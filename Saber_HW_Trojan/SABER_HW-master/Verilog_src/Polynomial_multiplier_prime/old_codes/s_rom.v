==> flow/design.v <==
module s_rom(clk, s_address, s_vec_64);
input clk;
input [6:0] s_address;
output reg [63:0] s_vec_64;
wire [63:0] s_vec_64_wire;
assign s_vec_64_wire =	
						(s_address==7'd0) ? 64'b10001010110001101010010001000110011001000110001000100010000001:
						(s_address==7'd1) ? 64'b1010101110000010100100001001001010110011000100000010101000001011:
						(s_address==7'd2) ? 64'b1011001110001011001000100010000010110000100100101011001000101011:
						(s_address==7'd3) ? 64'b100000111010001110001000001110001010001000010000000110111000:
						(s_address==7'd4) ? 64'b1101000001000000010110001000000010000001100110001000110110000:
						(s_address==7'd5) ? 64'b1001110001000101010001010000100010000100110001000101000011010:
						(s_address==7'd6) ? 64'b1011001000000011100100110011001110011000100000011001100000110001:
						(s_address==7'd7) ? 64'b1001001000010011000110001010100110110010000010010001101000100000:
						(s_address==7'd8) ? 64'b11101100001010000100111000001010000000000100000000100010100010:
						(s_address==7'd9) ? 64'b10100110111010101000100000101100001010101100101000101100010000:
						(s_address==7'd10) ? 64'b1011001110001000000000011011001100011001101100011001000000111011:
						(s_address==7'd11) ? 64'b1011000110101000101000010010000100010011100110001011101110110001:
						(s_address==7'd12) ? 64'b1010001010100010100010110000001100011010001110010001100100111001:
						(s_address==7'd13) ? 64'b1000100001001001100100000001010000000101010000010101110111011:
						(s_address==7'd14) ? 64'b11000110100000100100010000000110110010100010101011101000000001:
						(s_address==7'd15) ? 64'b11000110110011000000111000101100111011101010001001000010000001:64'b0;
always @(posedge clk)
	s_vec_64 <= s_vec_64_wire;
endmodule
From RTL to reports: s_rom --
What the tools print for s_rom, step after step. Lines are those of the file above, counted from 1. Operators: Yosys type, input widths -> output width; for muxes data width and select width s. Cell names lack the library's common part. The mark n/a stands for no value.
Design: design top s_rom, clock clk, standard-cell library sky130hd, timing corner tt_025C_1v80

Word level --
Source: Yosys, flattened and elaborated, memories not mapped. Widths are those after wreduce. Registers that Yosys merges into a memory's read port (data or address) are not register bits. Print and check cells do not count. Equal cells are merged and count once.
Bit counts: cells after elaboration 42, bits in registers 64, input bits 8
Cells by class: multiplexer cells 15, reductions and logical operators 6, equality and inequality tests 15
Operators with widths (count):
- $mux 64 | 12
- $mux 62 | 3
- $eq 7x4->1 const B | 8
- $eq 7x3->1 const B | 4
- $reduce_or 15->1 | 1
- $eq 7x2->1 const B | 2
- $eq 7x1->1 const B | 1
- $logic_not 7->1 | 1
- $reduce_or 7->1 | 1
- $reduce_or 4->1 | 1
- $reduce_or 3->1 | 1
- $reduce_or 2->1 | 1

Depth --
Yosys ltp: most cells in a row. Word level: on the elaborated netlist, between registers, memories and ports. Mapped: between sequential cells and ports; inverters and the memories' decode and read muxes count.
Logic depth: depth in word-level cells 16, ABC_AREA 0, mapped depth 5

Netlist --
Source: synth_stat.txt of the flow (Yosys; design flattened, memories mapped). It holds for the ABC_AREA given above (unset counts as 0); a run with the other value may have another netlist. Totals and module areas in this step are rounded.
Cells by type:
- dfxtp_1 | count 48, total area 960.922 sq um
- buf_4 | count 17, total area 127.622 sq um
- a21oi_1 | count 21, total area 105.101 sq um
- buf_6 | count 8, total area 90.086 sq um
- o21ai_0 | count 15, total area 75.072 sq um
- buf_2 | count 13, total area 65.062 sq um
- nor2_1 | count 16, total area 60.058 sq um
- nand2b_1 | count 8, total area 50.048 sq um
- o21ai_1 | count 10, total area 50.048 sq um
- a2111oi_2 | count 3, total area 45.043 sq um
- a221oi_2 | count 3, total area 45.043 sq um
- a31oi_1 | count 7, total area 43.792 sq um
- nand2_1 | count 11, total area 41.29 sq um
- o211a_1 | count 4, total area 40.038 sq um
- nor2b_1 | count 5, total area 31.28 sq um
- nor3_2 | count 3, total area 30.029 sq um
- nor3b_2 | count 2, total area 25.024 sq um
- nor3_1 | count 4, total area 20.019 sq um
Not listed: further types 34, cells in them 52.
Synthesis totals: flip-flop cells 48, mapped cells 250, synthesis area 2300 sq um, sequential part of the area 960 sq um, buffer cells 42

Worst setup path after synthesis --
OpenSTA on the mapped netlist: ideal clock, no wires. The path of least setup slack (recovery checks aside). Input and output delay are each 20% of the period. Register names are those of the netlist, which keeps one name where synthesis merged equal registers.
Timing path post-synthesis: kind input to register, from in s_address[6], to reg s_vec_64[49], delay of the path 0.892 ns, clock period 1.11 ns, input delay 0.222 ns, required time 1.022 ns, path buffers 2, setup slack -0.004 ns, library setup time 0.088 ns, driving pins on the path 4, arrival 1.026 ns, synthesis period reached 1.114 ns
"delay of the path" is the arrival time less input delay plus setup time. "driving pins on the path" counts driving pins, that of a launching flip-flop among them; a cell with two outputs on the path counts twice. "synthesis period reached" = period - worst setup slack (recovery checks aside). The figure is calculated, with input and output delays left at 20% of the set period. The rows between start and end are the longest chain of elaborated cells between them; the timing report does not say that the signal goes this way. Where chains are equally long, one stands for them. A line is the first line of the expression or statement that the cell stems from. Yosys adds cells for indexed reads and writes and turns some case tables into memories.
On the way, post-synthesis: cell sequence or3_1 > buf_6 > buf_8 > a311oi_2, cells in the longest elaborated chain 16, elaborated cells on any way between the ends 31, source lines of those cells 16, those cells by class 15 x eq/ne; 15 x mux; 1 x reduce/logical
Ends and longest elaborated chain, post-synthesis:
- start: declaration | line 3 | input [6:0] s_address;
- $eq 7x4->1 | line 22 | (s_address==7'd15) ? 64'b11000110110011000000111000101100111011101010001001000010000001:64'b0;
- $mux 62 | line 22
- $mux 62 | line 21 | (s_address==7'd14) ? 64'b11000110100000100100010000000110110010100010101011101000000001:
- $mux 62 | line 20 | (s_address==7'd13) ? 64'b1000100001001001100100000001010000000101010000010101110111011:
- $mux 64 | line 19 | (s_address==7'd12) ? 64'b1010001010100010100010110000001100011010001110010001100100111001:
- $mux 64 | line 18 | (s_address==7'd11) ? 64'b1011000110101000101000010010000100010011100110001011101110110001:
- $mux 64 | line 17 | (s_address==7'd10) ? 64'b1011001110001000000000011011001100011001101100011001000000111011:
- [... 2 more ...]
- $mux 64 | line 14 | (s_address==7'd7) ? 64'b1001001000010011000110001010100110110010000010010001101000100000:
- $mux 64 | line 13 | (s_address==7'd6) ? 64'b1011001000000011100100110011001110011000100000011001100000110001:
- $mux 64 | line 12 | (s_address==7'd5) ? 64'b1001110001000101010001010000100010000100110001000101000011010:
- $mux 64 | line 11 | (s_address==7'd4) ? 64'b1101000001000000010110001000000010000001100110001000110110000:
- $mux 64 | line 10 | (s_address==7'd3) ? 64'b100000111010001110001000001110001010001000010000000110111000:
- $mux 64 | line 9 | (s_address==7'd2) ? 64'b1011001110001011001000100010000010110000100100101011001000101011:
- $mux 64 | line 8 | (s_address==7'd1) ? 64'b1010101110000010100100001001001010110011000100000010101000001011:
- end: assignment | line 24 | s_vec_64 <= s_vec_64_wire;
- end: declaration | line 4 | output reg [63:0] s_vec_64;

Worst path after layout --
Path of least setup slack in the final report of flow run B (OpenROAD, finished layout, wires in). Where an end is a register, its clock arrival counts in the times.
Timing path after layout: kind register to output, from reg s_vec_64[59], to out s_vec_64[59], path buffers 1, driving pins on the path 2, setup slack 0.02 ns, arrival 0.76 ns, clock period 0.984 ns, external output delay 0.20 ns, required time 0.79 ns
On the way, after layout: cell sequence dfxtp_1 > buf_2, cells in the longest elaborated chain 0, elaborated cells on any way between the ends 0, source lines of those cells 0
Ends and longest elaborated chain, after layout:
- start: declaration | line 4 | output reg [63:0] s_vec_64;
- start: assignment | line 24 | s_vec_64 <= s_vec_64_wire;
- end: declaration | line 4

FLOW RESULTS
============

Flow measurements of s_rom on sky130hd: 2 stored runs with different settings, listed in no order. Input and output delays are each 20% of the period that was set; the output load is 0.01 pF.
By "period reached" is meant the clock period of the run minus its worst setup slack. This is arithmetic on one report: input and output delays are still those of the set period (20% each).
"time on the worst setup path" is the time allowed to the run's worst setup path (the clock period less input and output delay, where it has them) less its slack. Clock arrival times count: a late capture clock shortens it, a late launch clock lengthens it.
By "total power after layout" is meant OpenSTA's value without simulated activity: inputs other than the clock are taken to toggle once in ten clock periods, and the tool carries that through the logic.
The results are shown rounded.

* Flow run A | settings: period_ns 1.5; CORE_UTILIZATION 37; SETUP_SLACK_MARGIN 0.06; PLACE_DENSITY 0.45; CELL_PAD_IN_SITES_GLOBAL_PLACEMENT 3; TNS_END_PERCENT 80; GPL_TIMING_DRIVEN 0; CTS_CLUSTER_SIZE 95; SLEW_MARGIN 10; MAX_ROUTING_LAYER met4; CAP_MARGIN 20; CORE_MARGIN 2 | no results, placement failed with GPL-0301
* Flow run B | settings: period_ns 0.984; CORE_UTILIZATION 52; SETUP_SLACK_MARGIN 0.09; CORE_MARGIN 8; CELL_PAD_IN_SITES_GLOBAL_PLACEMENT 0; GPL_TIMING_DRIVEN 0; CTS_CLUSTER_DIAMETER 47; CAP_MARGIN 20; SLEW_MARGIN 20 | results: overall die area 6800 sq um; setup slack of the worst path 0.024 ns; chip area after synthesis (Yosys) 2300 sq um; worst-case hold slack 0.22 ns; time on the worst setup path 0.76 ns; critical path kind register to output; total negative setup slack 0.000 ns; utilization after routing 84 %; period reached 0.960 ns; total power after layout 4.4 mW; standard-cell area after layout 3600 sq um
